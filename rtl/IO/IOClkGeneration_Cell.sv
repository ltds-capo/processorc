==> flow/design.v <==
module CDCCounter #(
    parameter DEPTH = 4,
    parameter FULLCHECK = 1
)(
    input  clk,
    input  rst,
    input  Count_en,
    input  [($clog2(DEPTH)):0] ComparisonPointer,
    output PointerMatch,
    output [($clog2(DEPTH)):0] GreyPointer,
    output [(($clog2(DEPTH))-1):0] BinaryPointer
);
    localparam ADDRWIDTH = $clog2(DEPTH);
    reg  [ADDRWIDTH:0] Count = 0;
    wire [ADDRWIDTH:0] NextCount = Count + 1;
    reg  [ADDRWIDTH:0] GreyCount;
    wire [ADDRWIDTH:0] NextGreyCount = (NextCount >> 1) ^ NextCount;
    wire [ADDRWIDTH:0] ComparisonValue = FULLCHECK ? {(~ComparisonPointer[ADDRWIDTH:ADDRWIDTH-1]),ComparisonPointer[ADDRWIDTH-2:0]}: ComparisonPointer;
    wire Advance = Count_en;
    always_ff @( posedge clk or posedge rst ) begin
            if (rst) begin
            Count <= 0;
            GreyCount <= 0;
        end
        else if (Advance) begin
            Count <= NextCount;
            GreyCount <= NextGreyCount;
        end
    end
    assign PointerMatch = (GreyPointer == ComparisonValue);
    assign BinaryPointer = Count[ADDRWIDTH-1:0];
    assign GreyPointer = GreyCount;
endmodule
module DataSequencer #(
    parameter BITWIDTH = 4,
    parameter DEPTH = 2
)(
    input  clk,
    input  rst,
    input  [BITWIDTH-1:0] dIN,
    output [BITWIDTH-1:0] dOUT
);
    generate
        reg [BITWIDTH-1:0] SequenceBuffer [DEPTH-1:0];
        genvar Step;
        for (Step = 0; Step < DEPTH; Step = (Step + 1)) begin : TheShitThatNeededAName
            if (Step == 0) begin
                always_ff @( posedge clk or posedge rst ) begin
                    if (rst) begin
                        SequenceBuffer[Step] <= 0;
                    end
                    else begin
                        SequenceBuffer[Step] <= dIN;
                    end
                end
            end
            else begin
                always_ff @( posedge clk or posedge rst ) begin
                    if (rst) begin
                        SequenceBuffer[Step] <= 0;
                    end
                    else begin
                        SequenceBuffer[Step] <= SequenceBuffer[Step-1];
                    end
                end                
            end
        end
    endgenerate
    assign dOUT = SequenceBuffer[DEPTH-1];
endmodule : DataSequencer
module FIFO_ClockDomainCrosser #(
    parameter BITWIDTH = 5,
    parameter DEPTH = 64,
    parameter TESTENABLE = 0
)(
    input rst,
    input  w_clk,
    input  dInACK,
    output dInREQ,
    input  [BITWIDTH-1:0] dIN,
    input  r_clk,
    output dOutACK,
    input  dOutREQ,
    output [BITWIDTH-1:0] dOUT
);
    always_ff @(posedge w_clk) begin
        if (TESTENABLE) begin
            $display("FIFOCDC - EmptyFlag:FullFlag:WritePointer:ReadPointer - %0b:%0b:%0h:%0h", EmptyFlag, FullFlag, WritePointer, ReadPointer);
            $display("FIFOCDC - ReadData:ReadEnable:WriteEnable             - %0h:%0b:%0b", Buffer[ReadPointer], ReadEnable, WriteEnable);
            $display("FIFOCDC - IN:Ack:Req-OUT:Ack:Req                      - %0b:%0b-%0b:%0b", dInACK, dInREQ, dOutACK, dOutREQ);
            $display("FIFOCDC - GreyWrite:PhasedWrite                       - %0h:%0h", GreyWrite, PhasedWrite);
            $display("FIFOCDC - GreyRead:PhasedRead                         - %0h:%0h", GreyRead, PhasedRead);
        end 
    end
    localparam ADDRWIDTH = $clog2(DEPTH);
    assign dInREQ = ~FullFlag;
    assign dOutACK = ~EmptyFlag;
    assign dOUT = ReadData;
    reg [BITWIDTH-1:0] Buffer [DEPTH-1:0];
    always_ff @( posedge w_clk ) begin
        if (dInREQ && dInACK) begin
            Buffer[WritePointer] <= dIN;
        end
    end
    wire [BITWIDTH-1:0] ReadData = dOutACK ? Buffer[ReadPointer] : 0;
    wire FullFlag;
    wire [ADDRWIDTH:0] GreyWrite;
    wire [ADDRWIDTH:0] PhasedWrite;
    wire [ADDRWIDTH-1:0] WritePointer;
    wire WriteEnable = dInACK && dInREQ;
    CDCCounter #(
		.DEPTH    (DEPTH),
		.FULLCHECK(1)
        ) WritePointerControl (
		.clk              (w_clk),
		.rst              (rst),
		.Count_en         (WriteEnable),
		.ComparisonPointer(PhasedRead),
        .PointerMatch     (FullFlag),
        .GreyPointer      (GreyWrite),
		.BinaryPointer    (WritePointer)
	);
    DataSequencer #(
        .BITWIDTH (ADDRWIDTH+1),
        .DEPTH    (2)
    ) WriteSequencer (
        .clk (r_clk),
        .rst (rst),
        .dIN (GreyWrite),
        .dOUT(PhasedWrite)
    );
    wire EmptyFlag;
    wire [ADDRWIDTH:0] GreyRead;
    wire [ADDRWIDTH:0] PhasedRead;
    wire [ADDRWIDTH-1:0] ReadPointer;
    wire ReadEnable = dOutREQ && dOutACK;
    CDCCounter #(
		.DEPTH    (DEPTH),
		.FULLCHECK(0)
    ) ReadPointerControl (
		.clk              (r_clk),
		.rst              (rst),
		.Count_en         (ReadEnable),
		.ComparisonPointer(PhasedWrite),
        .PointerMatch     (EmptyFlag),
        .GreyPointer      (GreyRead),
		.BinaryPointer    (ReadPointer)
	);
    DataSequencer #(
        .BITWIDTH (ADDRWIDTH+1),
        .DEPTH    (2)
    ) ReadSequencer (
        .clk (w_clk),
        .rst (rst),
        .dIN (GreyRead),
        .dOUT(PhasedRead)
    );
endmodule
module IOClkGeneration_Cell #(
    parameter DATABITWIDTH = 16
)(
    input sys_clk,
    input clk_en,
    input sync_rst,
    input src_clk0,
    input src_clk1,
    input src_clk2,
    input                     ConfigACK,
    output                    ConfigREQ,
    input                     LoadEn,
    input               [3:0] MinorOpcodeIn,
    input  [DATABITWIDTH-1:0] DataAddrIn_Offest,
    input              [15:0] ConfigWordIn,
    input               [3:0] ConfigRegDestIn,
    output                    ResponseACK,
    input                     ResponseREQ,
    output              [3:0] ResponseRegDestOut,
    output [DATABITWIDTH-1:0] ResponseDataOut,
    output                    divided_clk,
    output              [1:0] divided_clk_sel
);
        reg  Active;
        wire ActiveTrigger = (ConfigACK && ConfigREQ && ~LoadEn) || (ConfigACK && LocalConfigREQ && ~LoadEn && clk_en) || sync_rst;
        wire NextActive = ~Active && ~sync_rst;
        always_ff @(posedge sys_clk) begin
            if (ActiveTrigger) begin
                Active <= NextActive;
            end
        end
        assign ConfigREQ = LoadEn ? ResponseREQ : (LocalConfigREQ && Active);
        assign ResponseACK = ConfigACK && LoadEn;
        reg  [15:0] ConfigRegister;
        wire        ConfigRegisterTrigger = (ConfigACK && ConfigREQ && ~LoadEn && clk_en) || sync_rst;
        wire [15:0] NextConfigRegister = (sync_rst) ? 0 : ConfigWordIn;
        always_ff @(posedge sys_clk) begin
            if (ConfigRegisterTrigger) begin
                ConfigRegister <= NextConfigRegister;
            end
        end
        wire   [13:0] ClockDivisor_sys = ConfigRegister[13:0];
        wire    [1:0] ClockSelect_sys = ConfigRegister[15:14];
        wire [DATABITWIDTH-1:0] LoadAlignmentInput = {'0, ConfigRegister};
        wire [DATABITWIDTH-1:0] ResponseDataOut_Tmp;
        localparam PORTBYTEWIDTH = 2;
        IOLoadDataAlignment #(
            .DATABITWIDTH(DATABITWIDTH),
            .PORTBYTEWIDTH(PORTBYTEWIDTH)
        ) LoadAlignment (
            .MinorOpcodeIn(MinorOpcodeIn),
            .DataAddrIn   (DataAddrIn_Offest),
            .DataIn       (LoadAlignmentInput),
            .DataOut      (ResponseDataOut_Tmp)
        );
        assign        ResponseDataOut = ResponseDataOut_Tmp;
        assign        ResponseRegDestOut = ConfigRegDestIn;
        logic divided_clk_src_Tmp;
        always_comb begin : clk_mux
            case (ClockSelect_sys)
                2'b01  : divided_clk_src_Tmp = src_clk0;
                2'b10  : divided_clk_src_Tmp = src_clk1;
                2'b11  : divided_clk_src_Tmp = src_clk2;
                default: divided_clk_src_Tmp = sys_clk;  
            endcase
        end
        wire divided_clk_src = divided_clk_src_Tmp;
        wire        LocalConfigACK = ~LoadEn && ConfigACK;
        wire        LocalConfigREQ;
        wire [15:0] CDC_dIn = ConfigRegister;
        wire [15:0] CDC_dOut;
        wire        NewConfig;
        FIFO_ClockDomainCrosser #(
            .BITWIDTH(16),
            .DEPTH   (4),
            .TESTENABLE(0)
        ) SysToTarget (
            .rst    (sync_rst),
            .w_clk  (sys_clk),
            .dInACK (LocalConfigACK),
            .dInREQ (LocalConfigREQ),
            .dIN    (CDC_dIn),
            .r_clk  (divided_clk_src),
            .dOutACK(NewConfig),
            .dOutREQ(clk_en),
            .dOUT   (CDC_dOut)
        );
        reg  [15:0] DividedClkConfig;
        wire        DividedClkConfigTrigger = (NewConfig && clk_en) || sync_rst;
        wire [15:0] NextDividedClkConfig = (sync_rst) ? 0 : CDC_dOut;
        always_ff @(posedge divided_clk_src) begin
            if (DividedClkConfigTrigger) begin
                DividedClkConfig <= NextDividedClkConfig;
            end
        end
        wire [13:0] ClockDivisor_Divided = DividedClkConfig[13:0];
        wire  [1:0] ClockSelect_Divided = DividedClkConfig[15:14];
        reg  [13:0] DivisionCounter;
        wire        DivisorElapsed = DivisionCounter == ClockDivisor_Divided;
        wire        DivisionCounterTrigger = clk_en || sync_rst;
        wire [13:0] NextDivisionCounter = (sync_rst || DivisorElapsed) ? 0 : (DivisionCounter + 1);
        always_ff @(posedge divided_clk_src) begin
            if (DivisionCounterTrigger) begin
                DivisionCounter <= NextDivisionCounter;
            end
        end
        reg  clkFF;
        wire clkFFTrigger = (DivisorElapsed && clk_en) || sync_rst;
        wire NextclkFF = ~clkFF && ~sync_rst;
        always_ff @(posedge divided_clk_src) begin
            if (clkFFTrigger) begin
                clkFF <= NextclkFF;
            end
        end
        assign divided_clk = clkFF;
        assign divided_clk_sel = ClockSelect_Divided;
endmodule
module IOLoadDataAlignment #(
    parameter DATABITWIDTH = 16,
    parameter PORTBYTEWIDTH = 4,
    parameter ODDPORTWIDTHCHECK = (((PORTBYTEWIDTH * 8) % DATABITWIDTH) != 0) ? 1 : 0,
    parameter BUFFERCOUNT = ((PORTBYTEWIDTH * 8) <= DATABITWIDTH) ? 1 : (((PORTBYTEWIDTH * 8) / DATABITWIDTH) + ODDPORTWIDTHCHECK)
)(
    input                    [3:0] MinorOpcodeIn,
    input       [DATABITWIDTH-1:0] DataAddrIn,
    input  [(PORTBYTEWIDTH*8)-1:0] DataIn,
    output      [DATABITWIDTH-1:0] DataOut
);
        genvar BufferIndex;
        wire [BUFFERCOUNT-1:0][DATABITWIDTH-1:0] CheckVector;
        generate
            for (BufferIndex = 0; BufferIndex < BUFFERCOUNT; BufferIndex = BufferIndex + 1) begin : LoadIndexGen
                if (BufferIndex == (BUFFERCOUNT - 1)) begin
                    localparam LOADLOWERBITWIDTH = BufferIndex * DATABITWIDTH;
                    localparam LOADUPPERBITWIDTH = PORTBYTEWIDTH * 8;
                    assign CheckVector[BufferIndex] = {'0, DataIn[LOADUPPERBITWIDTH-1:LOADLOWERBITWIDTH]};
                end
                else begin
                    localparam LOADLOWERBITWIDTH = BufferIndex * DATABITWIDTH;
                    localparam LOADUPPERBITWIDTH = (BufferIndex + 1) * DATABITWIDTH;
                    assign CheckVector[BufferIndex] = DataIn[LOADUPPERBITWIDTH-1:LOADLOWERBITWIDTH];
                end
            end
        endgenerate
        localparam BUFFERINDEXBITWIDTH = (BUFFERCOUNT == 1) ? 1 : $clog2(BUFFERCOUNT);
        localparam DATAINDEXBITWIDTH = ((DATABITWIDTH/8) == 1) ? 1 : $clog2(DATABITWIDTH/8);
        localparam TOTALINDEXBITWIDTH = BUFFERINDEXBITWIDTH + DATAINDEXBITWIDTH;
        wire [BUFFERINDEXBITWIDTH-1:0] LocalAddr = DataAddrIn[TOTALINDEXBITWIDTH-1:DATAINDEXBITWIDTH];
        wire [DATABITWIDTH-1:0] LocalData = (BUFFERCOUNT == 1) ? {'0, DataIn} : CheckVector[LocalAddr];
        generate
            if (DATABITWIDTH == 64) begin
                logic [DATABITWIDTH-1:0] ByteSelect;
                always_comb begin : ByteSelectMux
                    case (DataAddrIn[1:0])
                        3'b001 : ByteSelect = {'0, LocalData[15:8]};
                        3'b010 : ByteSelect = {'0, LocalData[23:16]};
                        3'b011 : ByteSelect = {'0, LocalData[31:24]};
                        3'b001 : ByteSelect = {'0, LocalData[39:32]};
                        3'b001 : ByteSelect = {'0, LocalData[47:40]};
                        3'b010 : ByteSelect = {'0, LocalData[55:48]};
                        3'b011 : ByteSelect = {'0, LocalData[64:56]};
                        default: ByteSelect = {'0, LocalData[7:0]};
                    endcase
                end
                logic [DATABITWIDTH-1:0] WordSelect;
                always_comb begin : WordSelectMux
                    case (DataAddrIn[2:1])
                        2'b01  : WordSelect = {'0, LocalData[31:16]};
                        2'b10  : WordSelect = {'0, LocalData[47:32]};
                        2'b11  : WordSelect = {'0, LocalData[63:48]}; 
                        default: WordSelect = {'0, LocalData[15:0]};
                    endcase
                end
                logic [DATABITWIDTH-1:0] LoadValue_Tmp;
                always_comb begin : DataMux
                    case (MinorOpcodeIn[1:0])
                        2'b01  : LoadValue_Tmp = WordSelect;  
                        2'b10  : LoadValue_Tmp = DataAddrIn[3] ? {'0, LocalData[63:32]} : {'0, LocalData[31:0]} ;  
                        2'b11  : LoadValue_Tmp = LocalData;  
                        default: LoadValue_Tmp = ByteSelect;  
                    endcase
                end
                assign DataOut = LoadValue_Tmp;
            end
            else if (DATABITWIDTH == 32) begin
                logic [DATABITWIDTH-1:0] ByteSelect;
                always_comb begin : ByteSelectMux
                    case (DataAddrIn[1:0])
                        2'b01  : ByteSelect = {'0, LocalData[15:8]};
                        2'b10  : ByteSelect = {'0, LocalData[23:16]};
                        2'b11  : ByteSelect = {'0, LocalData[31:24]};
                        default: ByteSelect = {'0, LocalData[7:0]};
                    endcase
                end
                logic [DATABITWIDTH-1:0] LoadValue_Tmp;
                always_comb begin : DataMux
                    case (MinorOpcodeIn[1:0])
                        2'b01  : LoadValue_Tmp = DataAddrIn[1] ? {'0, LocalData[31:16]} : {'0, LocalData[15:0]};  
                        2'b10  : LoadValue_Tmp = LocalData;  
                        2'b11  : LoadValue_Tmp = {'0, LocalData};  
                        default: LoadValue_Tmp = ByteSelect;  
                    endcase
                end
                assign DataOut = LoadValue_Tmp;
            end
            else if (DATABITWIDTH == 16) begin
                logic [DATABITWIDTH-1:0] LoadValue_Tmp;
                always_comb begin : DataMux
                    case (MinorOpcodeIn[1:0])
                        2'b01  : LoadValue_Tmp = LocalData;  
                        2'b10  : LoadValue_Tmp = {'0, LocalData};  
                        2'b11  : LoadValue_Tmp = {'0, LocalData};  
                        default: LoadValue_Tmp = DataAddrIn[0] ? {'0, LocalData[15:8]} : {'0, LocalData[7:0]};  
                    endcase
                end
                assign DataOut = LoadValue_Tmp;
            end
            else if (DATABITWIDTH == 8) begin
                logic [DATABITWIDTH-1:0] LoadValue_Tmp;
                always_comb begin : DataInMux
                    case (MinorOpcodeIn[1:0])
                        2'b01  : LoadValue_Tmp = {'0, LocalData};  
                        2'b10  : LoadValue_Tmp = {'0, LocalData};  
                        2'b11  : LoadValue_Tmp = {'0, LocalData};  
                        default: LoadValue_Tmp = LocalData;  
                    endcase
                end
                assign DataOut = LoadValue_Tmp;
            end
        endgenerate
endmodule
Step by step through the tools: IOClkGeneration_Cell
Tool output for the design above, in the order of the flow.
Line numbers count from 1 in the design file above.
Operators carry their Yosys type and port widths (W data, S select, Z words).
Not given: --
- top: IOClkGeneration_Cell
- clock: sys_clk
- standard-cell library: sky130hd
- library corner: tt_025C_1v80

After elaboration
Counts by Yosys on the flattened word-level netlist (proc, flatten, opt, wreduce). Print and check cells are left out. Cells with the same type and inputs are merged into one.
Yosys's memory passes give these memory sizes; they may raise the number of words (mostly to a power of two), join words into wider ones and drop unused or constant bits.
- add/sub/neg operators: 3
- equality and inequality tests: 9
- multiplexer cells: 7
- bitwise operators: 9
- reductions and logical operators: 23
- operators by type and width (operator ; number):
    $mux W16 ; 2
    $logic_and A1 B1 Y1 ; 14
    $add A14 B1 Y14 const B ; 1
    $eq A14 B14 Y1 ; 1
    $eq A2 B2 Y1 const B ; 4
    $mux W8 ; 1
    $logic_or A1 B1 Y1 ; 7
    $not A1 Y1 ; 6
    $xor A2 B3 Y3 ; 2
    $add A3 B1 Y3 const B ; 2
    $eq A3 B3 Y1 ; 2
    $eq A2 B1 Y1 const B ; 2
    $reduce_or A3 Y1 ; 1
    $pmux W1 S3 ; 1
    $not A2 Y2 ; 1
    $reduce_or A2 Y1 ; 1
    $mux W2 ; 1
    $mux W1 ; 2
- register bits: 56
- bits in writable memories: 64
- noted word width x clocked read ports: 16
- memories: 1
- noted input port bits: 49
- output and inout port bits at 25
- noted elaborated cells: 64
- memories (memory ; depth ; width ; rd ports ; wr ports ; line ; text):
    (name not given) ; 4 ; 16 ; 1 ; 1 ; 99 ; reg [BITWIDTH-1:0] Buffer [DEPTH-1:0];

Logic depth
Longest topological path by Yosys (ltp), each cell counted once; first at word level (registers and memories cut), then after technology mapping (sequential cells cut; the memories' decode and read muxes count).
- noted word-level depth: 9
- ABC_AREA at 0
- noted depth in mapped cells: 6
- mapped depth without buffers at 5

Netlist
Source: synth_stat.txt of the flow (Yosys; design flattened, memories mapped). It holds for the ABC_AREA given above (unset counts as 0); a run with the other value may have another netlist.
Totals and module areas in this step are rounded.
- cells by type (type ; number ; total area (um2)):
    sky130_fd_sc_hd__edfxtp_1 ; 112 ; 3.36E+03
    sky130_fd_sc_hd__dfrtp_1 ; 24 ; 600.576
    sky130_fd_sc_hd__mux4_2 ; 17 ; 382.867
    sky130_fd_sc_hd__xnor2_1 ; 26 ; 227.718
    sky130_fd_sc_hd__nor2b_1 ; 30 ; 187.68
    sky130_fd_sc_hd__mux2_2 ; 13 ; 146.39
    sky130_fd_sc_hd__xor2_1 ; 15 ; 131.376
    sky130_fd_sc_hd__nor3_1 ; 16 ; 80.077
    sky130_fd_sc_hd__and2b_1 ; 10 ; 75.072
    sky130_fd_sc_hd__ha_1 ; 6 ; 75.072
    sky130_fd_sc_hd__nand2_1 ; 13 ; 48.797
    sky130_fd_sc_hd__buf_4 ; 6 ; 45.043
    sky130_fd_sc_hd__nand4_1 ; 7 ; 43.792
    sky130_fd_sc_hd__o31ai_4 ; 2 ; 42.541
    sky130_fd_sc_hd__and2_1 ; 6 ; 37.536
    sky130_fd_sc_hd__buf_6 ; 3 ; 33.782
    sky130_fd_sc_hd__nand3_1 ; 6 ; 30.029
    sky130_fd_sc_hd__inv_1 ; 7 ; 26.275
Other cell types: 13; their cells: 29.
- cell count: 348
- noted mapped area: 5760 um2
- noted sequential area: 3960 um2
- flip-flop cells at 136
- buffer cells: 18
The figures by module come from a second, unflattened synthesis with its own total; it is not the netlist above.
- cell total of the unflattened synthesis: 388
- noted area total of the unflattened synthesis: 5890 um2
Rows give one instance, submodules left out.
- by module (module ; instances ; cells ; area (um2) ; sequential area (um2)):
    FIFO_ClockDomainCrosser ; 1 ; 130 ; 2480 ; 1920
    IOClkGeneration_Cell ; 1 ; 174 ; 2280 ; 1440
    CDCCounter ; 1 ; 26 ; 327 ; 150
    CDCCounter ; 1 ; 26 ; 327 ; 150
    DataSequencer ; 2 ; 7 ; 154 ; 150
    IOLoadDataAlignment ; 1 ; 18 ; 163 ; 0.0

--- measured runs ---
Settings and measured results of 2 stored flow runs for module IOClkGeneration_Cell (sky130hd), not sorted in any way. The constraints put input and output delay at 20% of the set period each and load the outputs with 0.01 pF.
"time used up by the worst setup path": the worst setup path's part of the clock period (all of it between registers, 20% less for each end at a port) less its slack. A launch clock that arrives late makes it longer, a capture clock that arrives late makes it shorter.
By "power consumption" is meant OpenSTA's value without simulated activity: inputs other than the clock are taken to toggle once in ten clock periods, and the tool carries that through the logic.
Values from the reports are rounded here.

Entry A

==> flow/run.sh <==
#!/bin/bash
# the make line also repeats the synthesis and layout settings of config.mk as NAME=value (left out here)
make -C /OpenROAD-flow-scripts/flow DESIGN_CONFIG=/design/flow/config.mk WORK_HOME=/design/flow/orfs CLKGATE_MAP_FILE= finish
==> flow/config.mk <==
export PLATFORM = sky130hd
export DESIGN_NAME = IOClkGeneration_Cell
export DESIGN_NICKNAME = IOClkGeneration_Cell
export VERILOG_FILES = /design/flow/design.v
export SDC_FILE = /design/flow/constraint.sdc
export NUM_CORES = 4
export LEC_CHECK = 0
export CAP_MARGIN = 20
export CORE_ASPECT_RATIO = 0.77
export CORE_MARGIN = 2
export CORE_UTILIZATION = 51
export CTS_CLUSTER_SIZE = 98
export HOLD_SLACK_MARGIN = 0.06
export PLACE_DENSITY = 0.8
export SLEW_MARGIN = 20
==> flow/constraint.sdc <==
create_clock -name core_clock -period 2.28 [get_ports {sys_clk}]
set_input_delay 0.4560 -clock core_clock [delete_from_list [all_inputs] [get_ports {sys_clk}]]
set_output_delay 0.4560 -clock core_clock [all_outputs]
set_load 0.01 [all_outputs]

Measured in entry A:
- setup slack of the critical path: 0.073 ns
- power consumption: 6540 uW
- noted the netlist area reported by Yosys: 5760 um2
- standard-cell area after layout: 7140 um2
- time used up by the worst setup path at 1.29 ns
- worst setup path type: input to output
- total die area: 12200 um2
- noted the summed negative setup slack: 0.000 ns

Entry B

==> flow/run.sh <==
#!/bin/bash
# the make line also repeats the synthesis and layout settings of config.mk as NAME=value (left out here)
make -C /OpenROAD-flow-scripts/flow DESIGN_CONFIG=/design/flow/config.mk WORK_HOME=/design/flow/orfs CLKGATE_MAP_FILE= finish
==> flow/config.mk <==
export PLATFORM = sky130hd
export DESIGN_NAME = IOClkGeneration_Cell
export DESIGN_NICKNAME = IOClkGeneration_Cell
export VERILOG_FILES = /design/flow/design.v
export SDC_FILE = /design/flow/constraint.sdc
export NUM_CORES = 4
export LEC_CHECK = 0
export CAP_MARGIN = 20
export CELL_PAD_IN_SITES_GLOBAL_PLACEMENT = 3
export CORE_ASPECT_RATIO = 0.58
export CORE_MARGIN = 3
export CORE_UTILIZATION = 29
export CTS_CLUSTER_SIZE = 80
export GPL_ROUTABILITY_DRIVEN = 1
export GPL_TIMING_DRIVEN = 1
export MAX_ROUTING_LAYER = met5
export PLACE_DENSITY_LB_ADDON = 0.16
export SETUP_SLACK_MARGIN = 0.67
export SLEW_MARGIN = 20
==> flow/constraint.sdc <==
create_clock -name core_clock -period 3.36 [get_ports {sys_clk}]
set_input_delay 0.6720 -clock core_clock [delete_from_list [all_inputs] [get_ports {sys_clk}]]
set_output_delay 0.6720 -clock core_clock [all_outputs]
set_load 0.01 [all_outputs]

Measured in entry B:
- noted the netlist area reported by Yosys: 5760 um2
- standard-cell area after layout: 7170 um2
- noted the summed negative setup slack: 0.000 ns
- time used up by the worst setup path at 1.28 ns
- worst setup path type: input to output
- total die area: 21700 um2
- setup slack of the critical path: 0.733 ns
- power consumption: 4410 uW
--- end ---
