==> flow/design.v <==
module GPIOController (
    input clk,
    input clk_en,
    input sync_rst,
    output        IO_ACK,
    input         IO_REQ,
    input         IO_CommandEn,
    input         IO_ResponseRequested,
    output        IO_CommandResponse,
    output        IO_RegResponseFlag,
    output        IO_MemResponseFlag,
    input   [3:0] IO_DestRegIn,
    output  [3:0] IO_DestRegOut,
    input  [15:0] IO_DataIn,
    output [15:0] IO_DataOut,
    input   [7:0] GPIO_DIn,
    output  [7:0] GPIO_DOut,
    output  [7:0] GPIO_DOutEn
);
    logic [7:0] Command;
    always_comb begin
        Command = '0;
        Command[IO_DataIn[12:10]] = (IO_CommandEn && IO_REQ);
    end
    logic [7:0] CellDecoder;
    always_comb begin
        CellDecoder = '0;
        CellDecoder[IO_DataIn[15:13]] = 1'b1;
    end
    wire [7:0] LocalDataOutArray;
    wire [7:0] PinDataOutArray;
    genvar CellIndex;
    generate
        for (CellIndex = 0; CellIndex < 8; CellIndex = CellIndex + 1) begin : GPIOCellGeneration
            wire        Local_Set = (Command[0] && CellDecoder[CellIndex]) || Command[1];
            wire        Local_Clear = Command[2] && CellDecoder[CellIndex];
            wire        Local_PulseInit = Command[7] && CellDecoder[CellIndex];
            logic [9:0] LocalDataIn;
            wire  [1:0] DataInCondition = {Command[7], Command[1]};
            always_comb begin : LocalDataInMux
                case (DataInCondition)
                    2'b01  : LocalDataIn = IO_DataIn[CellIndex];
                    2'b10  : LocalDataIn = IO_DataIn[9:0];
                    2'b11  : LocalDataIn = IO_DataIn[9:0];
                    default: LocalDataIn = IO_DataIn[0];  
                endcase
            end
            GPIO_Cell #(
                .TEST_CELLADDR(CellIndex)
            )GPIOCell (
                .clk         (clk),
                .clk_en      (clk_en),
                .sync_rst    (sync_rst),
                .Set         (Local_Set),
                .Clear       (Local_Clear),
                .PulseInit   (Local_PulseInit),
                .LocalDataIn (LocalDataIn),
                .LocalDataOut(LocalDataOutArray[CellIndex]),
                .PinDataOut  (PinDataOutArray[CellIndex]),
                .IODataIn    (GPIO_DIn[CellIndex]),
                .IODataOut   (GPIO_DOut[CellIndex]),
                .IODataOutEn (GPIO_DOutEn[CellIndex])
            );
        end
    endgenerate
    assign        IO_ACK = clk_en;
    assign        IO_CommandResponse = IO_CommandEn;
    assign        IO_RegResponseFlag = IO_ResponseRequested && (|(Command[6:3]));
    assign        IO_MemResponseFlag = '0;
    assign        IO_DestRegOut = IO_DestRegIn;
    logic  [15:0] IO_DataOut_Tmp;
    wire    [1:0] DataOutCondition = {(Command[6] || Command[5]), (Command[4] || Command[5])};
    always_comb begin : NextDataOutMux
        case (DataOutCondition)
            2'b01  : IO_DataOut_Tmp = {'0, PinDataOutArray[IO_DataIn[15:13]]};
            2'b10  : IO_DataOut_Tmp = {'0, PinDataOutArray};
            2'b11  : IO_DataOut_Tmp = {'0, LocalDataOutArray};
            default: IO_DataOut_Tmp = {'0, LocalDataOutArray[IO_DataIn[15:13]]};  
        endcase
    end
    assign IO_DataOut = IO_DataOut_Tmp;
endmodule
module GPIO_Cell #(
    parameter TEST_CELLADDR = 0
)(
    input clk,
    input clk_en,
    input sync_rst,
    input        Set,
    input        Clear,
    input        PulseInit,
    input  [9:0] LocalDataIn,
    output       LocalDataOut,
    output       PinDataOut,
    input        IODataIn,
    output       IODataOut,
    output       IODataOutEn
);
        reg  InputBuffer;
        wire InputBufferTrigger = clk_en || sync_rst;
        wire NextInputBuffer = IODataIn && ~sync_rst;
        always_ff @(posedge clk) begin
            if (InputBufferTrigger) begin
                InputBuffer <= NextInputBuffer;
            end
        end
        assign PinDataOut = InputBuffer;
        reg    [10:0] PulseCounter;
        wire          PulseCounterTrigger = (PulseCounter[10] && clk_en) || (PulseInit && clk_en) || sync_rst;
        logic  [10:0] NextPulseCounter;
        wire    [1:0] NextPulseCondition;
        assign        NextPulseCondition[0] = (PulseInit) && ~sync_rst;
        assign        NextPulseCondition[1] = (PulseCounter[10]) && ~sync_rst;
        wire    [9:0] NextPulseCountSub = PulseCounter[9:0] - 1;
        wire          PulseMSB = PulseCounter[10] && ~(PulseCounter[9:0] == 1);
        always_comb begin : PulseCounterMux
            case (NextPulseCondition)
                2'b01  : NextPulseCounter = {1'b1, LocalDataIn};
                2'b10  : NextPulseCounter = {PulseMSB, NextPulseCountSub};
                2'b11  : NextPulseCounter = {1'b1, LocalDataIn};
                default: NextPulseCounter = '0;  
            endcase
        end
        always_ff @(posedge clk) begin
            if (PulseCounterTrigger) begin
                PulseCounter <= NextPulseCounter;
            end
        end
        reg  DataBuffer;
        wire DataBufferTrigger = (Clear && clk_en) || (Set && clk_en) || sync_rst;
        wire NextDataBuffer = LocalDataIn[0] && ~sync_rst && ~Clear;
        always_ff @(posedge clk) begin
            if (DataBufferTrigger) begin
                DataBuffer <= NextDataBuffer;
            end
        end
        reg  DataEnBuffer;
        wire NextDataEnBuffer = Set && ~sync_rst && ~Clear;
        always_ff @(posedge clk) begin
            if (DataBufferTrigger) begin
                DataEnBuffer <= NextDataEnBuffer;
            end
        end
        reg  [1:0] OutputBuffer;
        wire       OutputBufferTrigger = clk_en || sync_rst;
        wire [1:0] NextOutputBuffer = (sync_rst) ? 0 : {LocalDataOut, (DataEnBuffer || PulseCounter[10])};
        always_ff @(posedge clk) begin
            if (OutputBufferTrigger) begin
                OutputBuffer <= NextOutputBuffer;
            end
        end
        assign LocalDataOut = (DataBuffer ^ PulseCounter[10]);
        assign IODataOut = OutputBuffer[1];
        assign IODataOutEn = OutputBuffer[0];
endmodule
Reports on GPIOController
Tool output for the design above, in the order of the flow. Line numbers count from 1 in the design file above. Operators: Yosys type, input widths -> output width; for muxes data width and select width s. Library cell names are shortened. A cell with - has no value.

Top: GPIOController. Clock port: clk. Library: sky130hd. Corner: tt_025C_1v80.

Elaborated design
Yosys after proc, flatten, opt, wreduce and memory -nomap, before mapping. Enables and synchronous resets that opt folds into registers are not counted as muxes. Memory bits, and registers merged into a memory's read port (data or address), are not among the register bits. Print and check cells are not counted. Equal cells are merged and count once.

Under add/subtract/negate cells stands 10. The figure for shift operators is 4. Reductions and logical operators: 183. Bitwise gates (word level): 25. Muxes and demuxes: 17. The entry for equal/unequal tests reads 38.

Operators with widths (count): $pmux 11 s2 (8); $pmux 10 s2 (7); $logic_and 1x1->1 (122); $sub 10x1->10 const B (8); $eq 10x1->1 const B (8); $logic_or 1x1->1 (51); $eq 2x2->1 const B (20); $pmux 8 s3 (1); $eq 2x1->1 const B (10); $reduce_or 2->1 (9); $not 1->1 (17); $shiftx 8x3->1 (2); $mux 10 (1); $xor 1x1->1 (8); $shift 1x4->8 (1); $shift 1x4->8 const A (1); $neg 3->4 (2); $reduce_or 4->1 (1).

For register bits the number is 128. The figure for cells after elaboration is 317. For bits of input ports the number is 34. For output and inout port bits the number is 40.

Longest topological paths
Yosys ltp: most cells in a row. Word level: on the elaborated netlist, between registers, memories and ports. Mapped: between sequential cells and ports; inverters and the memories' decode and read muxes count.

Word-level depth: 7. The entry for ABC_AREA reads 1. Gate-level depth with buffers: 13. The figure for depth with buffers taken out is 13.

Netlist
The flow's flattened synthesis, as Yosys stat reports it; memories are mapped. The netlist is that of the ABC_AREA named above (0 if unset); the other value can give another one. Totals and module areas in this step are rounded.

The figure for flip-flop cells is 128. For sequential part of the area the number is 3840 um2. The entry for cells in the netlist reads 840. The figure for chip area (Yosys) is 7770 um2.

Cells by type (count): edfxtp_1 (128); nor2_1 (136); o22ai_1 (60); inv_1 (97); nand2_1 (91); xor2_1 (37); ha_1 (20); buf_4 (31); xnor2_1 (19); nand3_1 (33); o21ai_0 (27); a21oi_1 (25); o21ai_1 (23); nand2_2 (11); nand3_2 (6); nand2_4 (5); nor3_1 (11); o31ai_1 (7).

Other cell types: 23; their cells: 73.

Path before layout
Source: OpenSTA report_checks on the synthesized netlist (no wires, ideal clock, input and output delay 20% of the period each), path of least setup slack; recovery checks are left aside. Register names are those of the netlist, which keeps one name where synthesis merged equal registers.

Kind: input -> output. Start point: input port IO_DataIn[10]. End point: output port IO_DataOut[0]. The entry for clock period reads 4080 ps. Under external output delay stands 816 ps. For arrival time the number is 2070 ps. Under delay of the path stands 1254 ps. Under external input delay stands 816 ps. For time at the first pin the number is 816 ps. For stages on the path the number is 9. Under setup slack stands 1194 ps. The entry for path buffers reads 0. Under required time stands 3264 ps. Under synthesis period reached stands 2886 ps.

"delay of the path" is the arrival time less input delay plus setup time. At an output port there is no setup time. "stages on the path" counts driving pins, that of a launching flip-flop among them; a cell with two outputs on the path counts twice. "synthesis period reached" is the clock period less the worst setup slack; recovery checks do not enter. This is arithmetic on one report: input and output delays are still those of the set period (20% each). The rows between start and end are the longest chain of elaborated cells between them; the timing report does not say that the signal goes this way. Where chains are equally long, one stands for them. Each line given opens the expression or statement behind the cell; cells for indexed reads and writes are added by Yosys, which also makes memories of some case tables.

Cells stage by stage: inv_2 -> ha_1 -> nand2_1 -> nor2_1 -> a21oi_1 -> nand2_1 -> o211ai_1 -> inv_1 -> a21oi_1. For length of the longest elaborated chain the number is 5. For elaborated cells between the ends (all ways) the number is 8. Classes of those cells: 1 x add/sub; 3 x eq/ne; 1 x shift; 1 x mux; 2 x reduce/logical.

Ends and longest elaborated chain, after synthesis: from (decl) (line 14) `input  [15:0] IO_DataIn,`; $neg 3->4 (line 23) `Command[IO_DataIn[12:10]] = (IO_CommandEn && IO_REQ);`; $shift 1x4->8 (line 23); $logic_or 1x1->1 (line 72) `wire    [1:0] DataOutCondition = {(Command[6] || Command[5]), (Command[4] || Command[5])};`; $eq 2x2->1 (line 74) `case (DataOutCondition)`; $pmux 8 s3 (line 74); to (decl) (line 15) `output [15:0] IO_DataOut,`.

Timing after layout
Path of least setup slack in the final report of run 2 (OpenROAD, finished layout, wires in). Where an end is a register, its clock arrival counts in the times. The report prints the path's times to 10 ps; the period is as set.

Kind: input -> output. Start point: input port IO_DataIn[10]. End point: output port IO_DataOut[0]. Under external input delay stands 580 ps. For stages on the path the number is 16. For arrival time the number is 2040 ps. For time at the first pin the number is 580 ps. Under setup slack stands 260 ps. Under external output delay stands 580 ps. The entry for path buffers reads 3. The entry for clock period reads 2880 ps. Under required time stands 2300 ps.

The rows between start and end are the longest chain of elaborated cells between them; the timing report does not say that the signal goes this way. Where chains are equally long, one stands for them.

Cells stage by stage: buf_2 -> inv_2 -> ha_4 -> inv_1 -> nand2_2 -> nand2_4 -> nor2_4 -> buf_12 -> nand2_8 -> nand2_2 -> o21ai_2 -> nor2_1 -> nor2_1 -> nor2_2 -> a21oi_2 -> buf_2. For length of the longest elaborated chain the number is 5. For elaborated cells between the ends (all ways) the number is 8. Classes of those cells: 1 x add/sub; 3 x eq/ne; 1 x shift; 1 x mux; 2 x reduce/logical.

Ends and longest elaborated chain, after layout: from (decl) (line 14) `input  [15:0] IO_DataIn,`; $neg 3->4 (line 23) `Command[IO_DataIn[12:10]] = (IO_CommandEn && IO_REQ);`; $shift 1x4->8 (line 23); $logic_or 1x1->1 (line 72) `wire    [1:0] DataOutCondition = {(Command[6] || Command[5]), (Command[4] || Command[5])};`; $eq 2x2->1 (line 74) `case (DataOutCondition)`; $pmux 8 s3 (line 74); to (decl) (line 15) `output [15:0] IO_DataOut,`.

Data sheet: physical implementation of GPIOController

2 stored runs of GPIOController in the flow (synthesis by Yosys, layout by OpenROAD, sky130hd cells), in arbitrary order. Constraints: input delay and output delay 20% of the set period each, output load 0.01 pF. "total design power": no workload was simulated; the value follows from the tool's default switching activity. Values from the reports are rounded here.

Run 1 has these settings: period_ns 2.72; CORE_UTILIZATION 65; SETUP_SLACK_MARGIN 0.58; PLACE_DENSITY_LB_ADDON 0.27; CELL_PAD_IN_SITES_GLOBAL_PLACEMENT 3; CELL_PAD_IN_SITES_DETAIL_PLACEMENT 1; ABC_AREA 1; GPL_TIMING_DRIVEN 0; GPL_ROUTABILITY_DRIVEN 0; CTS_CLUSTER_SIZE 52; SLEW_MARGIN 35; MAX_ROUTING_LAYER met5; CAP_MARGIN 20; CORE_MARGIN 2. Outcome: unfinished; error FLW-0024 in placement.

Run 2 has these settings: period_ns 2.88; CORE_UTILIZATION 24; SETUP_SLACK_MARGIN 0.17; CORE_ASPECT_RATIO 1.44; CELL_PAD_IN_SITES_GLOBAL_PLACEMENT 0; ABC_AREA 1; SLEW_MARGIN 5; MAX_ROUTING_LAYER met4; CAP_MARGIN 20; CORE_MARGIN 2. The die footprint stands at 33,800 um2. The setup TNS stands at 0 ps. The setup slack of the critical path comes to 262 ps. The measured total design power is 5,560 µW. The utilization after layout reads 0.304. The Yosys chip area after synthesis stands at 7,770 um2.
